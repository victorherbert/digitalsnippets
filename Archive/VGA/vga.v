==> flow/design.v <==
module vga(
    input clk_in,
    output clk_out,
    output[24:0] r,g,b,
    output logic h_sync,v_sync
);
    parameter
        h_front_porch = 100,
        h_sync_pulse = 200,
        h_back_porch = 400,
        h_line = 1000;
    parameter
        v_front_porch = 100,
        v_sync_pulse = 200,
        v_back_porch = 400,
        v_frame = 1000;
    logic[11:0] x=0,y=0;
    logic clk_pixel;
    assign clk_pixel = clk_in;
    assign clk_out = clk_pixel;
    always @ (posedge(clk_pixel)) begin
        if(x == h_line) begin
            x = 0;
            if(y == v_frame) begin
                y = 0; 
            end
            else
                y = y+1;
        end
        else
            x = x+1;
    end
    always_comb begin
        if(x >= h_sync_pulse && x < h_back_porch)
            h_sync <= 0;
        else
            h_sync <= 1;
        if(y >= v_sync_pulse && y < v_back_porch)
            v_sync <= 0;
        else
            v_sync <= 1;
    end
endmodule
From RTL to reports: vga
Tool output for the design above, in the order of the flow.
Line numbers count from 1 in the design file above.
Operators: Yosys type, input widths -> output width; for muxes data width and select width s.
Library cell names are shortened.
{"block": "inputs", "top_module": "vga", "clock_port": "clk_in", "cell_library": "sky130hd", "corner": "tt_025C_1v80"}

Word level
Source: Yosys, flattened and elaborated, memories not mapped. Widths are those after wreduce; folded enables and synchronous resets count as part of the registers. Registers that Yosys merges into a memory's read port (data or address) are not register bits. Print and check cells do not count. Equal cells are merged and count once.
{"block": "bits", "register_bits": 24, "in_bits": 1, "word_cells": 14}
{"block": "classes", "addsub": 2, "cmp": 4, "equal": 2, "mux": 2, "reduce_and_logical": 2}
{"block": "op_table", "cell": "$add 12x1->12 const B", "count": 2}
{"block": "op_table", "cell": "$eq 12x10->1 const B", "count": 2}
{"block": "op_table", "cell": "$ge 12x8->1 const B", "count": 2}
{"block": "op_table", "cell": "$lt 12x9->1 const B", "count": 2}
{"block": "op_table", "cell": "$logic_and 1x1->1", "count": 2}
{"block": "op_table", "cell": "$mux 1", "count": 2}

Logic depth
Depth = most cells in a row (Yosys ltp): at word level without a register or memory, in the mapped netlist without a sequential cell, where the memories' decode and read muxes count.
{"block": "depth", "word_depth": 3, "ABC_AREA": 0, "mapped_depth": 7, "depth_no_buf": 6}

Netlist
The flow's flattened synthesis, as Yosys stat reports it; memories are mapped. The netlist is that of the ABC_AREA named above (0 if unset); the other value can give another one.
{"block": "types", "cell_type": "buf_4", "count": 77}
{"block": "types", "cell_type": "edfxtp_1", "count": 12}
{"block": "types", "cell_type": "dfxtp_1", "count": 12}
{"block": "types", "cell_type": "xnor2_1", "count": 9}
{"block": "types", "cell_type": "nor2_1", "count": 19}
{"block": "types", "cell_type": "nand3_1", "count": 12}
{"block": "types", "cell_type": "xor2_1", "count": 6}
{"block": "types", "cell_type": "ha_1", "count": 4}
{"block": "types", "cell_type": "inv_1", "count": 8}
{"block": "types", "cell_type": "nor3_1", "count": 6}
{"block": "types", "cell_type": "nor2b_1", "count": 4}
{"block": "types", "cell_type": "nand2_1", "count": 5}
{"block": "types", "cell_type": "nand4_1", "count": 3}
{"block": "types", "cell_type": "and3_1", "count": 2}
{"block": "types", "cell_type": "and4bb_2", "count": 1}
{"block": "types", "cell_type": "nand4_2", "count": 1}
{"block": "types", "cell_type": "a21oi_1", "count": 2}
{"block": "types", "cell_type": "a311o_1", "count": 1}
Not listed: further types 20, cells in them 20.
{"block": "synth_totals", "cell_count": 204, "mapped_area_mm2": 0.0018155, "sequential_area_mm2": 0.0006006, "flip_flops": 24, "buf_cells": 78}

Lab notebook: vga

2 stored runs of vga in the flow (synthesis by Yosys, layout by OpenROAD, sky130hd cells), in arbitrary order. Constraints: input delay and output delay 20% of the set period each, output load 0.01 pF.
"critical_path_time_ps" means the part of the period allowed to the worst setup path (the constraints hold back 20% at inputs and 20% at outputs) less its slack; where the path has registers, the arrival times of their clocks count too.
"fin_power_uw" rests on the timing tool's default activity at the inputs, not on a simulated workload.
"critical_path_time_ps" is given in steps of 10 ps.

{"run": "job 1", "settings": { "period_ns": 1.35, "CORE_UTILIZATION": 18, "PLACE_DENSITY_LB_ADDON": 0.27, "HOLD_SLACK_MARGIN": 0.16, "CELL_PAD_IN_SITES_GLOBAL_PLACEMENT": 3, "CELL_PAD_IN_SITES_DETAIL_PLACEMENT": 0, "MAX_ROUTING_LAYER": "met5", "CAP_MARGIN": 20, "CORE_MARGIN": 2, "SLEW_MARGIN": 20 }, "results": { "fin_power_uw": 1568, "critical_path_time_ps": 1700, "critical_path_kind": "register to output", "fin_util_pct": 24.5, "worst_setup_slack_ps": -615, "worst_hold_slack_ps": 549, "final_die_area_mm2": 0.0109056, "synthArea_mm2": 0.0018155 }}
{"run": "job 2", "settings": { "period_ns": 2.95, "CORE_UTILIZATION": 19, "HOLD_SLACK_MARGIN": 0.2, "ABC_AREA": 1, "GPL_TIMING_DRIVEN": 0, "CTS_CLUSTER_DIAMETER": 246, "SLEW_MARGIN": 20, "CAP_MARGIN": 20, "CORE_MARGIN": 2 }, "results": { "worst_setup_slack_ps": 79, "worst_hold_slack_ps": 467, "synthArea_mm2": 0.0019982, "final_die_area_mm2": 0.0113529, "fin_power_uw": 914.3, "fin_util_pct": 25.3 }}
