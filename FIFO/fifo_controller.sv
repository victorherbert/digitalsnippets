==> flow/design.v <==
module fifo_controller #(parameter DEPTH = 8)(
    input clk, reset, 
    input write_e, read_e,
    output[DEPTH-1:0] write_addr, 
    output[DEPTH-1:0] read_addr,
    input overflow
);
    reg[DEPTH-1:0] _write_addr;
    reg[DEPTH-1:0] _read_addr;
    assign write_addr = _write_addr;
    assign read_addr = _read_addr;
    wire[DEPTH-1:0] _read_addr_1 = _read_addr+1;
    wire[DEPTH-1:0] _write_addr_1 = _write_addr+1;
    wire empty = (_read_addr_1 == _write_addr);
    wire full = (_write_addr_1 == _read_addr);
    always_ff @(posedge clk, posedge reset) begin
        if(reset) begin
            _write_addr = 1;
            _read_addr = 0;
        end
        else begin
            if(write_e & ~full) begin
                _write_addr <= _write_addr_1;
            end
            if(read_e & ~empty) begin
                _read_addr <= _read_addr_1;
            end
        end
    end
endmodule
### From RTL to reports: fifo_controller

What the tools print for fifo_controller, step after step.
Line numbers count from 1 in the design file above.
Library cell names are shortened.
The mark - stands for no value.

| set-up | value |
|---|---|
| top module | fifo_controller |
| clock input | clk |
| cell library | sky130hd |
| library corner | tt_025C_1v80 |

### Word-level counts

Counts by Yosys on the flattened word-level netlist (proc, flatten, opt, wreduce; memories kept). Register bits leave out memories and registers merged into their read ports (data or address); mux counts leave out enables and synchronous resets folded into registers. Print and check cells are left out. Cells with the same type and inputs are merged into one.

| cells by class | value |
|---|---|
| add/sub/neg operators | 2 |
| eq/ne operators | 2 |
| bitwise logic cells | 4 |

Operator list:

| cell | count |
|---|---|
| 8-bit by 1-bit adder with 8-bit output (second input constant) | 2 |
| 8-bit equality test | 2 |
| 1-bit bitwise AND | 2 |
| 1-bit inverter | 2 |

| storage and ports | value |
|---|---|
| register bits after elaboration | 16 |
| input port bits | 5 |
| output and inout bits | 16 |
| cells after elaboration | 10 |

### Longest topological paths

Depth = most cells in a row (Yosys ltp): at word level without a register or memory, in the mapped netlist without a sequential cell, where the memories' decode and read muxes count.

| logic depth | value |
|---|---|
| word-level depth | 4 |
| ABC_AREA | 0 |
| depth in mapped cells | 7 |

### Mapped cells and area

Source: synth_stat.txt of the flow (Yosys; design flattened, memories mapped). It holds for the ABC_AREA given above (unset counts as 0); a run with the other value may have another netlist.

| mapped netlist | value |
|---|---|
| mapped cells | 114 |
| synthesis area | 1102.3 um2 |
| area of sequential cells | 401.6 um2 |
| mapped flip-flops | 16 |

Cell types:

| cell type | count | total area (um2) |
|---|---|---|
| dfrtp_1 | 15 | 375.36 |
| xnor2_1 | 15 | 131.376 |
| xor2_1 | 11 | 96.342 |
| and3_1 | 6 | 37.536 |
| o211ai_1 | 5 | 37.536 |
| o41ai_4 | 1 | 27.526 |
| dfstp_2 | 1 | 26.275 |
| nor2_1 | 7 | 26.275 |
| ha_1 | 2 | 25.024 |
| nand3b_1 | 3 | 22.522 |
| nand3_1 | 4 | 20.019 |
| o21ai_0 | 4 | 20.019 |
| nand2_1 | 5 | 18.768 |
| inv_1 | 4 | 15.014 |
| mux2_4 | 1 | 15.014 |
| a31oi_1 | 2 | 12.512 |
| nand2b_1 | 2 | 12.512 |
| nand4_1 | 2 | 12.512 |

Other cell types: 19; their cells: 24.

### Timing after synthesis

Path of least setup slack by OpenSTA after synthesis, without wires, with an ideal clock, recovery checks aside; 20% of the period is set as input and as output delay. Where synthesis merged equal registers, the netlist keeps one of their names.

| timing path post-synthesis | value |
|---|---|
| kind | register -> register |
| start point | register _write_addr[0] |
| end point | register _write_addr[1] |
| period | 4840 ps |
| time at the first pin | 0 ps |
| data arrival time | 2532 ps |
| data required time | 4715 ps |
| path slack | 2183 ps |
| delay of the path | 2657 ps |
| driving pins on the path | 7 |
| buffers on the path | 0 |
| synthesis period reached | 2657 ps |

"delay of the path" = arrival - input delay + setup time.
"driving pins on the path" counts driving pins, that of a launching flip-flop among them; a cell with two outputs on the path counts twice.
"synthesis period reached" is the clock period less the worst setup slack; recovery checks do not enter. This is arithmetic on one report: input and output delays are still those of the set period (20% each).
The rows between start and end are the longest chain of elaborated cells between them; the timing report does not say that the signal goes this way. Where chains are equally long, one stands for them.
Each line given opens the expression or statement behind the cell; cells for indexed reads and writes are added by Yosys, which also makes memories of some case tables.

| between the ends, post-synthesis | value |
|---|---|
| cell sequence | dfstp_2 -> ha_1 -> nand3_1 -> or3_1 -> a2111o_1 -> o41ai_4 -> mux2_4 |
| length of the longest elaborated chain | 4 |

RTL lines, path post-synthesis:

| what | RTL line | RTL |
|---|---|---|
| from (decl) | 8 | `reg[DEPTH-1:0] _write_addr;` |
| from (assign) | 18 | `_write_addr = 1;` |
| from (assign) | 23 | `_write_addr <= _write_addr_1;` |
| 8-bit by 1-bit adder with 8-bit output | 13 | `wire[DEPTH-1:0] _write_addr_1 = _write_addr+1;` |
| 8-bit equality test | 15 | `wire full = (_write_addr_1 == _read_addr);` |
| 1-bit inverter | 22 | `if(write_e & ~full) begin` |
| 1-bit bitwise AND | 22 |  |
| to (assign) | 18 |  |
| to (assign) | 23 |  |
| to (decl) | 8 |  |

### Worst path after layout

From the final timing report of flow run A: the path of least setup slack in the routed layout; clock arrival at registers is part of the times.
The path's times are printed in steps of 10 ps; the period is the one set.

| timing path after layout | value |
|---|---|
| kind | register -> register |
| start point | register _write_addr[0] |
| end point | register _write_addr[1] |
| period | 2320 ps |
| time at the first pin | 250 ps |
| data arrival time | 2450 ps |
| data required time | 2460 ps |
| path slack | 10 ps |
| driving pins on the path | 8 |
| buffers on the path | 1 |

The rows between start and end are the longest chain of elaborated cells between them; the timing report does not say that the signal goes this way. Where chains are equally long, one stands for them.

| between the ends, after layout | value |
|---|---|
| cell sequence | dfstp_2 -> ha_4 -> nand3_4 -> or3_1 -> a2111o_1 -> o41ai_4 -> buf_6 -> mux2_4 |
| length of the longest elaborated chain | 4 |

RTL lines, path after layout:

| what | RTL line | RTL |
|---|---|---|
| from (decl) | 8 | `reg[DEPTH-1:0] _write_addr;` |
| from (assign) | 18 | `_write_addr = 1;` |
| from (assign) | 23 | `_write_addr <= _write_addr_1;` |
| 8-bit by 1-bit adder with 8-bit output | 13 | `wire[DEPTH-1:0] _write_addr_1 = _write_addr+1;` |
| 8-bit equality test | 15 | `wire full = (_write_addr_1 == _read_addr);` |
| 1-bit inverter | 22 | `if(write_e & ~full) begin` |
| 1-bit bitwise AND | 22 |  |
| to (assign) | 18 |  |
| to (assign) | 23 |  |
| to (decl) | 8 |  |

==> runs of fifo_controller <==
Design fifo_controller on sky130hd. What follows are 2 stored runs of the flow, each under its own settings; their order means nothing. The constraints put input and output delay at 20% of the set period each and load the outputs with 0.01 pF.
"period reached" is the run's clock period less its worst setup slack. It is reckoned from that one timing run; input and output delays stay at 20% of the period that was set.
"critical path time" means the part of the period allowed to the worst setup path (the constraints hold back 20% at inputs and 20% at outputs) less its slack; where the path has registers, the arrival times of their clocks count too.
"total power of the final layout" rests on the timing tool's default activity at the inputs, not on a simulated workload.
"critical path time" is given in steps of 10 ps.

## Flow run A

==> flow/run.sh <==
#!/bin/bash
# the make line also repeats the synthesis and layout settings of config.mk as NAME=value (left out here)
make -C /OpenROAD-flow-scripts/flow DESIGN_CONFIG=/design/flow/config.mk WORK_HOME=/design/flow/orfs CLKGATE_MAP_FILE= finish
==> flow/config.mk <==
export PLATFORM = sky130hd
export DESIGN_NAME = fifo_controller
export DESIGN_NICKNAME = fifo_controller
export VERILOG_FILES = /design/flow/design.v
export SDC_FILE = /design/flow/constraint.sdc
export NUM_CORES = 4
export LEC_CHECK = 0
export CAP_MARGIN = 20
export CORE_ASPECT_RATIO = 1.65
export CORE_MARGIN = 2
export CORE_UTILIZATION = 28
export CTS_CLUSTER_DIAMETER = 366
export CTS_CLUSTER_SIZE = 56
export MAX_ROUTING_LAYER = met5
export MIN_ROUTING_LAYER = met1
export PLACE_DENSITY = 0.52
export SETUP_SLACK_MARGIN = -0.08
export SLEW_MARGIN = 20
==> flow/constraint.sdc <==
create_clock -name core_clock -period 2.32 [get_ports {clk}]
set_input_delay 0.4640 -clock core_clock [delete_from_list [all_inputs] [get_ports {clk}]]
set_output_delay 0.4640 -clock core_clock [all_outputs]
set_load 0.01 [all_outputs]

| result of flow run A | value |
|---|---|
| worst setup slack after layout | 7 ps |
| post-synthesis cell area | 1102.3 um2 |
| die footprint | 4470.4 um2 |
| standard-cell area after layout | 1537.7 um2 |
| critical path time | 2310 ps |
| class of the worst setup path | register -> register |
| utilization after layout | 40.4% |
| total power of the final layout | 2.193 mW |
| period reached | 2313 ps |

## Flow run B

==> flow/run.sh <==
#!/bin/bash
# the make line also repeats the synthesis and layout settings of config.mk as NAME=value (left out here)
make -C /OpenROAD-flow-scripts/flow DESIGN_CONFIG=/design/flow/config.mk WORK_HOME=/design/flow/orfs CLKGATE_MAP_FILE= finish
==> flow/config.mk <==
export PLATFORM = sky130hd
export DESIGN_NAME = fifo_controller
export DESIGN_NICKNAME = fifo_controller
export VERILOG_FILES = /design/flow/design.v
export SDC_FILE = /design/flow/constraint.sdc
export NUM_CORES = 4
export LEC_CHECK = 0
export CAP_MARGIN = 20
export CORE_MARGIN = 2
export CORE_UTILIZATION = 31
export SLEW_MARGIN = 20
==> flow/constraint.sdc <==
create_clock -name core_clock -period 3.2 [get_ports {clk}]
set_input_delay 0.6400 -clock core_clock [delete_from_list [all_inputs] [get_ports {clk}]]
set_output_delay 0.6400 -clock core_clock [all_outputs]
set_load 0.01 [all_outputs]

| result of flow run B | value |
|---|---|
| worst setup slack after layout | 354 ps |
| post-synthesis cell area | 1102.3 um2 |
| die footprint | 4048.8 um2 |
| standard-cell area after layout | 1370.1 um2 |
| critical path time | 2850 ps |
| class of the worst setup path | register -> register |
| utilization after layout | 40.7% |
| total power of the final layout | 1.363 mW |
| period reached | 2846 ps |
